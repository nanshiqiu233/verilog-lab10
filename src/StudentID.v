==> flow/design.v <==
module Circular_shifter(ld,en,clk,q);
input clk,ld,en;
output reg[51:0] q;
always@(posedge clk)
begin
if(ld) q=52'ha69a69a69a69;
else if(en) q={q[47:0],q[51:48]};
end
endmodule
module StudentID(reset,clk,a,b,c,d,e,f,g,pos,dp);
parameter sim=0;
input reset,clk;
wire[51:0]id;
output wire [3:0]pos;
output a,b,c,d,e,f,g;
wire pulse2Hz;
wire pulse400Hz;
output dp;
assign dp=1;
counter_n #(.n(sim?400:250000),.counter_bits(sim?9:18))
div_250000(.clk(clk),.en(1),.r(0),.q(),.co(pulse400Hz));
counter_n #(.n(sim?16:200),.counter_bits(sim?4:8))
div_200(.clk(clk),.en(pulse400Hz),.r(0),.q(),.co(pulse2Hz));
Circular_shifter Circular_shifter_1(.ld(reset),.clk(clk),.en(pulse2Hz),.q(id));
display display_1 (.clk(clk),.scan(pulse400Hz),.d0(id[39:36]),.d1(id[43:40]),.d2(id[47:44]),.d3(id[51:48]),.pos(pos),.a(a),.b(b),.c(c),.d(d),.e(e),.f(f),.g(g));
endmodule
module count4(en,q,clk);
input en,clk;
output reg[1:0] q;
always @(posedge clk)
	begin
	if(en) begin
		if(q<3) q<=q+1;
		else q<=0;
	end end
endmodule
module counter_n(clk,r,en,q,co);
	parameter n=2;
	parameter counter_bits=1;
	input clk,r,en;
output co;
output [counter_bits-1:0] q;
	reg[counter_bits-1:0] q=0;
	assign co=(q==(n-1))&& en;
	always @(posedge clk)
		begin
		if(r)q=0;
			else if(en)
				begin if(q==(n-1))q=0;else q=q+1; end
			else q=q;
		end
endmodule
module decoder(a,y);
input [1:0] a;
output reg[3:0] y;
always @(*)
	begin 
		begin case(a)
			2'b00:y=4'b1110;
			2'b01:y=4'b1101;
			2'b10:y=4'b1011;
			2'b11:y=4'b0111;
		endcase end
	end
endmodule
module display(clk,scan,d0,d1,d2,d3,pos,a,b,c,d,e,f,g);
input clk,scan;
input [3:0] d0,d1,d2,d3;
wire [3:0] out4;
wire [1:0] q;
output wire [3:0]pos;
output wire a,b,c,d,e,f,g;
count4 count4_1(.en(scan),.clk(clk),.q(q));
mux_4to1 mux_4to1_1(.in0(d0),.in1(d1),.in2(d2),.in3(d3),.addr(q),.out4(out4));
display_decoder display_decoder_1(.din(out4),.a(a),.b(b),.c(c),.d(d),.e(e),.f(f),.g(g));
decoder decoder_1(.a(q),.y(pos));
endmodule
module display_decoder(din,a,b,c,d,e,f,g);
input[3:0] din;
output reg a,b,c,d,e,f,g;
always @(*)
begin
 case(din)
	4'b0000:{a,b,c,d,e,f,g}=7'b0000001;
	4'b0001:{a,b,c,d,e,f,g}=7'b1001111;
	4'b0010:{a,b,c,d,e,f,g}=7'b0010010;
	4'b0011:{a,b,c,d,e,f,g}=7'b0000110;
	4'b0100:{a,b,c,d,e,f,g}=7'b1001100;
	4'b0101:{a,b,c,d,e,f,g}=7'b0100100;
	4'b0110:{a,b,c,d,e,f,g}=7'b0100000;
	4'b0111:{a,b,c,d,e,f,g}=7'b0001111;
	4'b1000:{a,b,c,d,e,f,g}=7'b0000000;
	4'b1001:{a,b,c,d,e,f,g}=7'b0000100;
	default:{a,b,c,d,e,f,g}=7'b1111111;
endcase
end
endmodule
module mux_4to1(out4, in0, in1, in2, in3, addr);
output [3:0] out4;
input [3:0] in0,in1,in2,in3;
input [1:0]addr;
reg [3:0] out4;
always@(in0 or in1 or in2 or in3 or addr)
begin
 if(addr==2'b00)out4=in0;
 else if(addr==2'b01)  out4=in1;
 else if(addr==2'b10)  out4=in2;
 else  out4=in3;
end
endmodule
==> From RTL to reports: StudentID <==
Tool output for the design above, in the order of the flow.
Lines are those of the file above, counted from 1.
Cell names lack the library's common part.
{ "design": {"design": "StudentID", "clk_port": "clk", "library": "sky130hd", "lib_corner": "tt_025C_1v80"} }

==> Word-level counts <==
Yosys after proc, flatten, opt, wreduce and memory -nomap, before mapping. Enables and synchronous resets that opt folds into registers are not counted as muxes. Memory bits, and registers merged into a memory's read port (data or address), are not among the register bits. Print and check cells are not counted. Equal cells are merged and count once.
Memory sizes are those after Yosys's memory passes, which may raise the word count (mostly to a power of two), join words into wider ones and drop unused or constant bits.
{ "bits": {"register_bits": 80, "rom_bits": 112, "memories": 1, "inputBits": 2, "output_inout_bits": 12} }
{ "memory_table": {"columns": ["memory", "words", "word_bits", "rd", "write_ports", "line", "text"], "rows": [
  ["(no name shown)", 16, 7, 1, 0, 83, "case(din)"]
]} }
{ "op_classes": {"add_sub_neg": 3, "cmp": 1, "equal": 5, "mux": 4, "n_reduce_logical": 2} }
{ "op_table": {"columns": ["operator", "n"], "rows": [
  ["adder 18 x 1 -> 18 bit with constant B", 1],
  ["== test 18 bit with constant B", 1],
  ["parallel mux 4 bit (select 4 bit)", 1],
  ["2-to-1 mux 4 bit", 3],
  ["adder 8 x 1 -> 8 bit with constant B", 1],
  ["== test 8 bit with constant B", 1],
  ["== test 2 bit with constant B", 2],
  ["adder 2 x 1 -> 2 bit with constant B", 1],
  ["== test 2 x 1 -> 1 bit with constant B", 1],
  ["less-than comparator 2 bit with constant B", 1],
  ["logical NOT 2 bit", 1],
  ["logical AND 1 bit", 1]
]} }

==> Longest topological paths <==
Longest topological path by Yosys (ltp), each cell counted once; first at word level (registers and memories cut), then after technology mapping (sequential cells cut; the memories' decode and read muxes count).
{ "depth": {"depth_word": 4, "ABC_AREA": 0, "depth_mapped": 10} }

==> Synthesis result <==
The flow's flattened synthesis, as Yosys stat reports it; memories are mapped. The netlist is that of the ABC_AREA named above (0 if unset); the other value can give another one.
The area totals of this step are shown rounded.
{ "mapped": {"cells": 393, "area_um2": 3900, "sequential_area_um2": 1700, "ffs": 80, "buffers": 23} }
{ "by_type": {"columns": ["cell_type", "n", "type_area_um2"], "rows": [
  ["dfxtp_1", 70, 1.4E+03],
  ["mux2i_1", 52, 520.499],
  ["edfxtp_1", 10, 300.288],
  ["ha_1", 16, 200.192],
  ["nor2_1", 53, 198.941],
  ["nand2b_1", 31, 193.936],
  ["xnor2_1", 12, 105.101],
  ["a21oi_1", 18, 90.086],
  ["buf_12", 4, 80.077],
  ["nand4_1", 11, 68.816],
  ["inv_1", 17, 63.811],
  ["clkbuf_1", 16, 60.058],
  ["o31ai_1", 8, 60.058],
  ["nand3_1", 10, 50.048],
  ["xor2_1", 5, 43.792],
  ["and3_1", 5, 31.28],
  ["nor3b_1", 4, 30.029],
  ["and4_1", 3, 26.275]
]} }
Other cell types: 27; their cells: 48.
By module: a second synthesis without flattening, with its own total; a netlist apart from the flattened one above.
{ "unflattened": {"cells_unflattened": 359, "area_unflattened_um2": 3600} }
Rows give one instance, submodules left out.
{ "by_module": {"columns": ["module", "instances", "n_cells", "area_um2", "seq_area_um2"], "rows": [
  ["Circular_shifter", 1, 170, 1900, 1000],
  ["counter_n", 1, 98, 880, 360],
  ["counter_n", 1, 42, 390, 160],
  ["display_decoder", 1, 33, 210, 0.0],
  ["mux_4to1", 1, 4, 110, 0.0],
  ["count4", 1, 5, 83, 60],
  ["decoder", 1, 4, 23, 0.0],
  ["StudentID", 1, 3, 15, 0.0],
  ["display", 1, 0, 0.0, 0.0]
]} }

==> Path before layout <==
Path of least setup slack by OpenSTA after synthesis, without wires, with an ideal clock, recovery checks aside; 20% of the period is set as input and as output delay. Where synthesis merged equal registers, the netlist keeps one of their names.
{ "synth_path": {"path_kind": "flip-flop to output port", "from": "register display_1.count4_1.q[0]", "to": "output port c", "clock_period_ns": 4.94, "launch_ns": 0.000, "arrival_time_ns": 2.356, "slack_ns": 1.596, "delay_ns": 2.356, "stages": 10, "synth_period_reached_ns": 3.344} }
"delay_ns" is the arrival time less input delay plus setup time.
A path that ends at an output port has no setup time.
"stages": output pins that drive a net of the path, with the launching flip-flop's if there is one; two outputs of one cell count as two.
"synth_period_reached_ns" is the clock period less the worst setup slack; recovery checks do not enter. This is arithmetic on one report: input and output delays are still those of the set period (20% each).
Between the ends stands the longest chain of elaborated cells between them, by number of cells; it is not shown to be the way that was timed. Of several equally long chains one is given.
A line is the first line of the expression or statement that the cell stems from. Yosys adds cells for indexed reads and writes and turns some case tables into memories.
The chain passes a memory read, where the word-level depth is cut; so it can be longer than that depth.
{ "synth_between": {"cell_sequence": "edfxtp_1 > inv_1 > ha_1 > clkbuf_1 > nor2_1 > a221oi_1 > ha_1 > inv_1 > or2_2 > a21oi_1", "elab_chain_cells": 5} }
{ "synth_lines": {"columns": ["item", "line", "text"], "rows": [
  ["start: declaration", 29, "output reg[1:0] q;"],
  ["start: assignment", 33, "if(q<3) q<=q+1;"],
  ["start: assignment", 34, "else q<=0;"],
  ["== test 2 bit", 107, "else if(addr==2'b10)  out4=in2;"],
  ["2-to-1 mux 4 bit", 107, null],
  ["2-to-1 mux 4 bit", 106, "else if(addr==2'b01)  out4=in1;"],
  ["2-to-1 mux 4 bit", 105, "if(addr==2'b00)out4=in0;"],
  ["memory (16 x 7 bit)", 83, "case(din)"],
  ["end: declaration", 15, "output a,b,c,d,e,f,g;"]
]} }

==> Worst path after layout <==
From the final timing report of job 1: the path of least setup slack in the routed layout; clock arrival at registers is part of the times.
{ "layout_path": {"path_kind": "flip-flop to output port", "from": "register display_1.count4_1.q[0]", "to": "output port e", "clock_period_ns": 3.01, "launch_ns": 0.33, "arrival_time_ns": 2.32, "slack_ns": 0.09, "stages": 11} }
Between the ends stands the longest chain of elaborated cells between them, by number of cells; it is not shown to be the way that was timed. Of several equally long chains one is given.
The chain passes a memory read, where the word-level depth is cut; so it can be longer than that depth.
{ "layout_between": {"cell_sequence": "edfxtp_1 > inv_2 > ha_4 > mux2i_2 > a221oi_2 > buf_4 > buf_4 > ha_1 > mux2_2 > a21oi_2 > buf_2", "elab_chain_cells": 5} }
{ "layout_lines": {"columns": ["item", "line", "text"], "rows": [
  ["start: declaration", 29, "output reg[1:0] q;"],
  ["start: assignment", 33, "if(q<3) q<=q+1;"],
  ["start: assignment", 34, "else q<=0;"],
  ["== test 2 bit", 107, "else if(addr==2'b10)  out4=in2;"],
  ["2-to-1 mux 4 bit", 107, null],
  ["2-to-1 mux 4 bit", 106, "else if(addr==2'b01)  out4=in1;"],
  ["2-to-1 mux 4 bit", 105, "if(addr==2'b00)out4=in0;"],
  ["memory (16 x 7 bit)", 83, "case(din)"],
  ["end: declaration", 15, "output a,b,c,d,e,f,g;"]
]} }

Subject: StudentID on sky130hd, stored results

Hello all,

Stored flow runs of StudentID (2 of them; Yosys, OpenROAD, sky130hd). They differ in their settings and are not a sequence. Constraints: input delay and output delay 20% of the set period each, output load 0.01 pF.
"reached clock period" = clock period - worst setup slack. The figure is calculated, with input and output delays left at 20% of the set period.
By "critical path time" is meant the share of the clock period that the worst setup path is allowed (20% is reserved at inputs, 20% at outputs), minus its slack. Clock arrival times at its registers enter into it.
"total design power" rests on the timing tool's default activity at the inputs, not on a simulated workload.
Values from the reports are rounded here.

==> job 1: settings <==
{ "period_ns": 3.01, "CORE_UTILIZATION": 28, "SETUP_SLACK_MARGIN": 0.0, "PLACE_DENSITY_LB_ADDON": 0.29, "CELL_PAD_IN_SITES_DETAIL_PLACEMENT": 0, "TNS_END_PERCENT": 65, "GPL_ROUTABILITY_DRIVEN": 0, "SLEW_MARGIN": 15, "MAX_ROUTING_LAYER": "met5", "CAP_MARGIN": 20, "CORE_MARGIN": 2 }
==> job 1: results <==
critical path time: 2.32 ns
worst setup path type: flip-flop to output port
synthesized cell area: 3900 um^2
total design power: 2.1 mW
setup slack of the worst path: 0.088 ns
reached clock period: 2.922 ns
post-route utilization: 35 %
standard-cell area after layout: 4600 um^2
total negative slack: 0.000 ns
overall die area: 15000 um^2
lowest hold slack: 0.45 ns

==> job 2: settings <==
{ "period_ns": 5.98, "CORE_UTILIZATION": 65, "SETUP_SLACK_MARGIN": 0.41, "PLACE_DENSITY_LB_ADDON": 0.19, "HOLD_SLACK_MARGIN": -0.02, "CORE_ASPECT_RATIO": 1.93, "CORE_MARGIN": 10, "GPL_ROUTABILITY_DRIVEN": 1, "CTS_CLUSTER_SIZE": 90, "MIN_ROUTING_LAYER": "met1", "CAP_MARGIN": 20, "SLEW_MARGIN": 20 }
==> job 2: results <==
critical path time: 3.49 ns
worst setup path type: flip-flop to output port
synthesized cell area: 3900 um^2
total design power: 1.1 mW
setup slack of the worst path: 1.3 ns
reached clock period: 4.685 ns
post-route utilization: 72 %
standard-cell area after layout: 4200 um^2
total negative slack: 0.000 ns
overall die area: 9600 um^2
lowest hold slack: 0.46 ns

Thanks
